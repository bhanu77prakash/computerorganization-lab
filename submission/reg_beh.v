==> flow/design.v <==
module reg_16(in, clk, ld, reset, out);
	input wire [15:0] in;
	input clk, ld, reset;
	output reg [15:0] out;
	always @(posedge clk or  posedge reset )
		begin
			if(reset)
				out = 16'b0;
			else
				begin
					if(ld)
						out = in;
					else
						out = out;
				end	
		end
endmodule
module reg_16_1(in, clk, ld, reset, out);
	input wire [15:0] in;
	input clk, ld, reset;
	output reg [15:0] out;
	always @(posedge clk or  posedge reset )
		begin
			if(reset)
				out = 16'b1111111111111000;
			else
				begin
					if(ld)
						out = in;
					else
						out = out;
				end	
		end
endmodule
Reports on reg_16_1. Tool output for the design above, in the order of the flow. Line numbers count from 1 in the design file above. Operators carry their Yosys type and port widths (W data, S select, Z words). Library cell names are shortened. The mark -- stands for no value.

Design top: reg_16_1. Clock: clk. Standard-cell library: sky130hd. Corner: tt_025C_1v80.

Word level. Source: Yosys, flattened and elaborated, memories not mapped. Widths are those after wreduce; folded enables and synchronous resets count as part of the registers. Registers that Yosys merges into a memory's read port (data or address) are not register bits. Print and check cells do not count. Equal cells are merged and count once.

Under flip-flop bits (word level) stands 16. Under latch bits stands 0. Under RAM bits stands 0. Under bits in read-only memories stands 0. Under word width x clocked read ports stands 0. For memories the number is 0. Under input bits stands 19. Under output and inout port bits stands 16. The entry for elaborated cells reads 1.

Under add/subtract/negate cells stands 0. The figure for $mul is 0. The figure for divide/modulo/power cells is 0. Under order comparisons stands 0. The figure for eq/ne operators is 0. For shift-type cells the number is 0. Under mux-type cells stands 0. Bitwise gates (word level): 0. Under reductions and logical operators stands 0.

Longest topological paths. Depth = most cells in a row (Yosys ltp): at word level without a register or memory, in the mapped netlist without a sequential cell, where the memories' decode and read muxes count.

Under depth in word-level cells stands 0. The figure for ABC_AREA is 0. The figure for gate-level depth with buffers is 3. The entry for gate-level depth less buffers reads 1.

Mapped cells and area. Source: synth_stat.txt of the flow (Yosys; design flattened, memories mapped). It holds for the ABC_AREA given above (unset counts as 0); a run with the other value may have another netlist.

For standard cells after synthesis the number is 35. Cell area after synthesis: 669.4 um2. The entry for sequential part of the area reads 416.6 um2. The figure for flip-flop cells is 16. Buffer cells: 2.

Cells by type: dfstp_2 (number 13, total area 341.578 um2); mux2_4 (number 10, total area 150.144 um2); dfrtp_1 (number 3, total area 75.072 um2); mux2_2 (number 6, total area 67.565 um2); buf_12 (number 1, total area 20.019 um2); buf_6 (number 1, total area 11.261 um2); inv_1 (number 1, total area 3.754 um2).

Worst setup path after synthesis. Source: OpenSTA report_checks on the synthesized netlist (no wires, ideal clock, input and output delay 20% of the period each), path of least setup slack; recovery checks are left aside. Register names are those of the netlist, which keeps one name where synthesis merged equal registers.

Path type: input -> register. Start point: in ld. End point: reg out[10]. For period the number is 1.63 ns. For input delay the number is 0.326 ns. The figure for library setup time is 0.082 ns. For launch time at the first pin the number is 0.326 ns. For arrival the number is 0.864 ns. Required time: 1.548 ns. For path slack the number is 0.684 ns. Under path delay stands 0.620 ns. The entry for driving pins on the path reads 3. For path buffers the number is 2. The figure for synthesis period reached is 0.946 ns.

"path delay" = arrival - input delay + setup time. "driving pins on the path": output pins that drive a net of the path, with the launching flip-flop's if there is one; two outputs of one cell count as two. "synthesis period reached" is the clock period less the worst setup slack; recovery checks do not enter. This is arithmetic on one report: input and output delays are still those of the set period (20% each). A register here has more assigning lines than the two given.

Cell sequence: buf_6 > buf_12 > mux2_4. The figure for length of the longest elaborated chain is 0. For elaborated cells on any way between the ends the number is 0. The entry for RTL lines with such cells reads 0.

Ends and longest elaborated chain, post-synthesis: start, declared (RTL line 20) `input clk, ld, reset;`; end, assigned (RTL line 29) `out = in;`; end, assigned (RTL line 31) `out = out;`; end, declared (RTL line 21) `output reg [15:0] out;`.

Worst path after layout. From the final timing report of run A: the path of least setup slack in the routed layout; clock arrival at registers is part of the times.

Path type: register -> output. Start point: reg out[15]. End point: out out[15]. For period the number is 0.982 ns. For external output delay the number is 0.20 ns. For launch time at the first pin the number is 0.27 ns. For arrival the number is 0.93 ns. Required time: 0.79 ns. For path slack the number is -0.14 ns. The entry for driving pins on the path reads 2. For path buffers the number is 1.

A register here has more assigning lines than the two given.

Cell sequence: dfstp_2 > buf_6. The figure for length of the longest elaborated chain is 0. For elaborated cells on any way between the ends the number is 0. The entry for RTL lines with such cells reads 0.

Ends and longest elaborated chain, after layout: start, declared (RTL line 21) `output reg [15:0] out;`; start, assigned (RTL line 29) `out = in;`; start, assigned (RTL line 31) `out = out;`; end, declared (RTL line 21).

## Implementation results

Stored flow runs of reg_16_1 (2 of them; Yosys, OpenROAD, sky130hd). They differ in their settings and are not a sequence. Constraints: input delay and output delay 20% of the set period each, output load 0.01 pF. "clock period reached" is the run's clock period less its worst setup slack. It is reckoned from that one timing run; input and output delays stay at 20% of the period that was set. "critical setup path time" is the time allowed to the run's worst setup path (the clock period less input and output delay, where it has them) less its slack. Clock arrival times count: a late capture clock shortens it, a late launch clock lengthens it. "overall power" is the tool's figure for a default switching activity; nothing was simulated.

Files of run A:
==> flow/run.sh <==
#!/bin/bash
# the make line also repeats the synthesis and layout settings of config.mk as NAME=value (left out here)
make -C /OpenROAD-flow-scripts/flow DESIGN_CONFIG=/design/flow/config.mk WORK_HOME=/design/flow/orfs CLKGATE_MAP_FILE= finish
==> flow/config.mk <==
export PLATFORM = sky130hd
export DESIGN_NAME = reg_16_1
export DESIGN_NICKNAME = reg_16_1
export VERILOG_FILES = /design/flow/design.v
export SDC_FILE = /design/flow/constraint.sdc
export NUM_CORES = 4
export LEC_CHECK = 0
export CAP_MARGIN = 20
export CORE_MARGIN = 2
export CORE_UTILIZATION = 40
export SETUP_SLACK_MARGIN = 0.07
export SLEW_MARGIN = 20
==> flow/constraint.sdc <==
create_clock -name core_clock -period 0.982 [get_ports {clk}]
set_input_delay 0.1964 -clock core_clock [delete_from_list [all_inputs] [get_ports {clk}]]
set_output_delay 0.1964 -clock core_clock [all_outputs]
set_load 0.01 [all_outputs]

Results of run A. The die area stands at 2016.9 um2. The sum of negative setup slack is -1.775 ns. For the netlist area reported by Yosys the run shows 669.4 um2. The measured clock period reached is 1.126 ns. The overall power reads 1576 uW. The critical setup path time comes to 0.93 ns. Kind of the worst setup path: register -> output. The utilization after routing stands at 0.722. The worst setup slack after layout is -0.144 ns. For the standard-cell area after layout the run shows 1112.3 um2.

Files of run B:
==> flow/run.sh <==
#!/bin/bash
# the make line also repeats the synthesis and layout settings of config.mk as NAME=value (left out here)
make -C /OpenROAD-flow-scripts/flow DESIGN_CONFIG=/design/flow/config.mk WORK_HOME=/design/flow/orfs CLKGATE_MAP_FILE= finish
==> flow/config.mk <==
export PLATFORM = sky130hd
export DESIGN_NAME = reg_16_1
export DESIGN_NICKNAME = reg_16_1
export VERILOG_FILES = /design/flow/design.v
export SDC_FILE = /design/flow/constraint.sdc
export NUM_CORES = 4
export LEC_CHECK = 0
export CAP_MARGIN = 5
export CORE_MARGIN = 10
export CORE_UTILIZATION = 37
export CTS_CLUSTER_DIAMETER = 187
export PLACE_DENSITY_LB_ADDON = 0.29
export SLEW_MARGIN = 20
export TNS_END_PERCENT = 85
==> flow/constraint.sdc <==
create_clock -name core_clock -period 0.78 [get_ports {clk}]
set_input_delay 0.1560 -clock core_clock [delete_from_list [all_inputs] [get_ports {clk}]]
set_output_delay 0.1560 -clock core_clock [all_outputs]
set_load 0.01 [all_outputs]

Results of run B. The die area stands at 3910.6 um2. The sum of negative setup slack is -4.907 ns. For the netlist area reported by Yosys the run shows 669.4 um2. The measured clock period reached is 1.099 ns. The overall power reads 2066 uW. The critical setup path time comes to 0.94 ns. Kind of the worst setup path: register -> output. The utilization after routing stands at 0.693. The worst setup slack after layout is -0.319 ns. For the standard-cell area after layout the run shows 1196.2 um2.
